==> flow/design.v <==
module Traffic_Light_Controller(
    input clk,               
    input rst,               
    output reg [2:0] light_M1,  
    output reg [2:0] light_S,   
    output reg [2:0] light_MT,  
    output reg [2:0] light_M2   
);
    parameter S0 = 0, S1 = 1, S2 = 2, S3 = 3, S4 = 4, S5 = 5;
    reg [3:0] count;         
    reg [2:0] ps;            
    parameter sec7 = 7, sec5 = 5, sec2 = 2, sec3 = 3;
    always @(posedge clk or posedge rst)
    begin
        if (rst == 1)
        begin
            ps <= S0;       
            count <= 0;     
        end
        else
        begin
            case (ps)
                S0: if (count < sec7)
                    begin
                        ps <= S0;  
                        count <= count + 1;  
                    end
                    else
                    begin
                        ps <= S1;  
                        count <= 1;  
                    end
                S1: if (count < sec2)
                    begin
                        ps <= S1;  
                        count <= count + 1;  
                    end
                    else
                    begin
                        ps <= S2;  
                        count <= 1;  
                    end
                S2: if (count < sec5)
                    begin
                        ps <= S2;  
                        count <= count + 1;  
                    end
                    else
                    begin
                        ps <= S3;  
                        count <= 1;  
                    end
                S3: if (count < sec2)
                    begin
                        ps <= S3;  
                        count <= count + 1;  
                    end
                    else
                    begin
                        ps <= S4;  
                        count <= 1;  
                    end
                S4: if (count < sec3)
                    begin
                        ps <= S4;  
                        count <= count + 1;  
                    end
                    else
                    begin
                        ps <= S5;  
                        count <= 1;  
                    end
                S5: if (count < sec2)
                    begin
                        ps <= S5;  
                        count <= count + 1;  
                    end
                    else
                    begin
                        ps <= S0;  
                        count <= 1;  
                    end
                default: ps <= S0;  
            endcase
        end
    end
    always @(ps)
    begin
        case (ps)
            S0:
            begin
                light_M1 <= 3'b001;  
                light_M2 <= 3'b001;  
                light_MT <= 3'b100;  
                light_S  <= 3'b100;  
            end
            S1:
            begin
                light_M1 <= 3'b001;  
                light_M2 <= 3'b010;  
                light_MT <= 3'b100;  
                light_S  <= 3'b100;  
            end
            S2:
            begin
                light_M1 <= 3'b001;  
                light_M2 <= 3'b100;  
                light_MT <= 3'b001;  
                light_S  <= 3'b100;  
            end
            S3:
            begin
                light_M1 <= 3'b010;  
                light_M2 <= 3'b100;  
                light_MT <= 3'b010;  
                light_S  <= 3'b100;  
            end
            S4:
            begin
                light_M1 <= 3'b100;  
                light_M2 <= 3'b100;  
                light_MT <= 3'b100;  
                light_S  <= 3'b001;  
            end
            S5:
            begin
                light_M1 <= 3'b100;  
                light_M2 <= 3'b100;  
                light_MT <= 3'b100;  
                light_S  <= 3'b010;  
            end
            default:
            begin
                light_M1 <= 3'b000;  
                light_M2 <= 3'b000;  
                light_MT <= 3'b000;  
                light_S  <= 3'b000;  
            end
        endcase
    end
endmodule
Tool chain data of Traffic_Light_Controller:

The steps from the RTL of Traffic_Light_Controller to its reports follow in flow order.
Line numbers count from 1 in the design file above.
Operators carry their Yosys type and port widths (W data, S select, Z words).
Cell names lack the library's common part.
A cell with - has no value.

* design top: Traffic_Light_Controller
* clock input: clk
* library: sky130hd
* corner: tt_025C_1v80

Word-level counts:

Yosys after proc, flatten, opt, wreduce and memory -nomap, before mapping. Memory bits, and registers merged into a memory's read port (data or address), are not among the register bits. Print and check cells are not counted. Equal cells are merged and count once.

* flip-flop bits (word level): 7
* bits in latches: 0
* bits in writable memories: 0
* bits in read-only memories: 0
* word width x clocked read ports: 0
* memories: 0
* input bits: 2
* output and inout port bits: 12

* add/sub/neg operators: 1
* $mul: 0
* div/mod/pow operators: 0
* order comparisons: 4
* equality and inequality tests: 5
* shift operators: 0
* muxes and demuxes: 16
* bitwise operators: 0
* reductions and logical operators: 8

Operator list (count)
* $pmux W3 S3: 4
* $pmux W3 S6: 1
* $pmux W4 S4: 1
* $mux W4: 4
* $reduce_or A4 Y1: 3
* $lt A4 B2 Y1 const B: 2
* $lt A4 B3 Y1 const B: 2
* $eq A3 B2 Y1 const B: 2
* $eq A3 B3 Y1 const B: 2
* $reduce_or A3 Y1: 2
* $reduce_bool A6 Y1: 1
* $mux W3: 2
* $add A4 B1 Y4 const B: 1
* $eq A3 B1 Y1 const B: 1
* $logic_not A3 Y1: 1
* $mux W1: 3
* $reduce_or A2 Y1: 1
* $mux W2: 1

Longest topological paths:

Longest topological path by Yosys (ltp), each cell counted once; first at word level (registers and memories cut), then after technology mapping (sequential cells cut; the memories' decode and read muxes count).

* depth in word-level cells: 3
* ABC_AREA: 0
* mapped depth: 6

Netlist:

Yosys stat after the flow's synthesis: flattened, memories mapped to cells. It holds for the ABC_AREA given above (unset counts as 0); a run with the other value may have another netlist.
The area totals of this step are shown rounded.

Cells by type
* dfrtp_1: count 9, total area 225.216 um2
* nand2_1: count 9, total area 33.782 um2
* clkbuf_1: count 7, total area 26.275 um2
* dfstp_2: count 1, total area 26.275 um2
* a21oi_1: count 5, total area 25.024 um2
* ha_1: count 2, total area 25.024 um2
* nor2_1: count 6, total area 22.522 um2
* nor4_4: count 1, total area 21.27 um2
* nor3_1: count 4, total area 20.019 um2
* inv_1: count 5, total area 18.768 um2
* a32oi_2: count 1, total area 16.266 um2
* a21o_1: count 2, total area 15.014 um2
* buf_2: count 3, total area 15.014 um2
* o21ai_0: count 3, total area 15.014 um2
* nand2b_1: count 2, total area 12.512 um2
* nor2b_1: count 2, total area 12.512 um2
* o22ai_1: count 2, total area 12.512 um2
* or2_2: count 2, total area 12.512 um2

Other cell types: 11; their cells: 12.

* standard cells after synthesis: 78
* mapped area: 646 um2
* area of sequential cells: 251 um2
* mapped flip-flops: 10
* buffers: 10

Timing after synthesis:

Source: OpenSTA report_checks on the synthesized netlist (no wires, ideal clock, input and output delay 20% of the period each), path of least setup slack; recovery checks are left aside. Register names are those of the netlist, which keeps one name where synthesis merged equal registers.

* path kind: register to output
* from: register ps
* to: output port light_S[2]
* clock period: 2.53 ns
* arrival time: 1.275 ns
* slack: 0.749 ns
* path delay: 1.275 ns
* stages on the path: 4
* period reached after synthesis: 1.781 ns

"path delay" = arrival - input delay + setup time.
At an output port there is no setup time.
"stages on the path": output pins that drive a net of the path, with the launching flip-flop's if there is one; two outputs of one cell count as two.
"period reached after synthesis" is the clock period less the worst setup slack; recovery checks do not enter. This is arithmetic on one report: input and output delays are still those of the set period (20% each).
Where an end lacks its bit number, it is one bit of the signal, or one of the new flip-flops if synthesis recoded a state register.
The rows between start and end are the longest chain of elaborated cells between them; the timing report does not say that the signal goes this way. Where chains are equally long, one stands for them.
A line is the first line of the expression or statement that the cell stems from. Yosys adds cells for indexed reads and writes and turns some case tables into memories.
At most two assigning lines are given for a register; there are more.

* path through: dfrtp_1 clkbuf_1 or3_1 or2_2
* length of the longest elaborated chain: 3
* elaborated cells on any way between the ends: 8

RTL lines, path after synthesis
* start, declared: RTL line 11 `reg [2:0] ps;`
* start, assigned: RTL line 17 `ps <= S0;`
* start, assigned: RTL line 25 `ps <= S0;`
* $eq A3 B2 Y1: RTL line 89 `case (ps)`
* $reduce_or A4 Y1
* $pmux W3 S3: RTL line 89
* end, declared: RTL line 5 `output reg [2:0] light_S,`

Nets of the timed path that keep an RTL name, with a line that drives or declares them; the list need not be complete.

Named nets, after synthesis (RTL line)
* light_M1[0]: 89

Path in the finished layout:

From the final timing report of stored run 1: the path of least setup slack in the routed layout; clock arrival at registers is part of the times.

* path kind: register to output
* from: register ps
* to: output port light_S[2]
* clock period: 1.87 ns
* arrival time: 1.38 ns
* slack: 0.12 ns
* stages on the path: 4

Where an end lacks its bit number, it is one bit of the signal, or one of the new flip-flops if synthesis recoded a state register.
The rows between start and end are the longest chain of elaborated cells between them; the timing report does not say that the signal goes this way. Where chains are equally long, one stands for them.
At most two assigning lines are given for a register; there are more.

* path through: dfrtp_1 or3_4 or2_4 buf_6
* length of the longest elaborated chain: 3
* elaborated cells on any way between the ends: 8

RTL lines, path post-layout
* start, declared: RTL line 11 `reg [2:0] ps;`
* start, assigned: RTL line 17 `ps <= S0;`
* start, assigned: RTL line 25 `ps <= S0;`
* $eq A3 B2 Y1: RTL line 89 `case (ps)`
* $reduce_or A4 Y1
* $pmux W3 S3: RTL line 89
* end, declared: RTL line 5 `output reg [2:0] light_S,`

Appendix: measured runs

2 stored runs of Traffic_Light_Controller in the flow (synthesis by Yosys, layout by OpenROAD, sky130hd cells), in arbitrary order. Constraints: input delay and output delay 20% of the set period each, output load 0.01 pF.
"clock period achieved" = clock period - worst setup slack. The figure is calculated, with input and output delays left at 20% of the set period.
"worst path time" is the time allowed to the run's worst setup path (the clock period less input and output delay, where it has them) less its slack. Clock arrival times count: a late capture clock shortens it, a late launch clock lengthens it.
By "total power after layout" is meant OpenSTA's value without simulated activity: inputs other than the clock are taken to toggle once in ten clock periods, and the tool carries that through the logic.
Measured values are rounded.

### Stored run 1

==> flow/run.sh <==
#!/bin/bash
# the make line also repeats the synthesis and layout settings of config.mk as NAME=value (left out here)
make -C /OpenROAD-flow-scripts/flow DESIGN_CONFIG=/design/flow/config.mk WORK_HOME=/design/flow/orfs CLKGATE_MAP_FILE= finish
==> flow/config.mk <==
export PLATFORM = sky130hd
export DESIGN_NAME = Traffic_Light_Controller
export DESIGN_NICKNAME = Traffic_Light_Controller
export VERILOG_FILES = /design/flow/design.v
export SDC_FILE = /design/flow/constraint.sdc
export NUM_CORES = 4
export LEC_CHECK = 0
export CAP_MARGIN = 20
export CORE_MARGIN = 2
export CORE_UTILIZATION = 40
export SETUP_SLACK_MARGIN = 0.24
export SLEW_MARGIN = 20
==> flow/constraint.sdc <==
create_clock -name core_clock -period 1.87 [get_ports {clk}]
set_input_delay 0.3740 -clock core_clock [delete_from_list [all_inputs] [get_ports {clk}]]
set_output_delay 0.3740 -clock core_clock [all_outputs]
set_load 0.01 [all_outputs]

Results of stored run 1:
- Total power after layout: 420 µW
- Clock period achieved: 1.750 ns
- Utilization in the final report: 64.6 %
- Standard-cell area after routing: 973 um2
- Yosys chip area after synthesis: 646 um2
- Area of the die: 1,950 um2
- Worst path time: 1.38 ns
- Worst setup path kind: register to output
- Setup total negative slack: 0.000 ns
- Smallest setup slack: 0.120 ns

### Stored run 2

==> flow/run.sh <==
#!/bin/bash
# the make line also repeats the synthesis and layout settings of config.mk as NAME=value (left out here)
make -C /OpenROAD-flow-scripts/flow DESIGN_CONFIG=/design/flow/config.mk WORK_HOME=/design/flow/orfs CLKGATE_MAP_FILE= finish
==> flow/config.mk <==
export PLATFORM = sky130hd
export DESIGN_NAME = Traffic_Light_Controller
export DESIGN_NICKNAME = Traffic_Light_Controller
export VERILOG_FILES = /design/flow/design.v
export SDC_FILE = /design/flow/constraint.sdc
export NUM_CORES = 4
export LEC_CHECK = 0
export CAP_MARGIN = 20
export CORE_MARGIN = 2
export CORE_UTILIZATION = 54
export CTS_CLUSTER_SIZE = 74
export GPL_ROUTABILITY_DRIVEN = 1
export GPL_TIMING_DRIVEN = 0
export SETUP_SLACK_MARGIN = 0.16
export SLEW_MARGIN = 20
==> flow/constraint.sdc <==
create_clock -name core_clock -period 2.73 [get_ports {clk}]
set_input_delay 0.5460 -clock core_clock [delete_from_list [all_inputs] [get_ports {clk}]]
set_output_delay 0.5460 -clock core_clock [all_outputs]
set_load 0.01 [all_outputs]

Results of stored run 2:
- Standard-cell area after routing: 831 um2
- Smallest setup slack: 0.243 ns
- Total power after layout: 287 µW
- Utilization in the final report: 74.8 %
- Yosys chip area after synthesis: 646 um2
- Setup total negative slack: 0.000 ns
- Area of the die: 1,490 um2
- Worst path time: 1.94 ns
- Worst setup path kind: register to output
- Clock period achieved: 2.487 ns
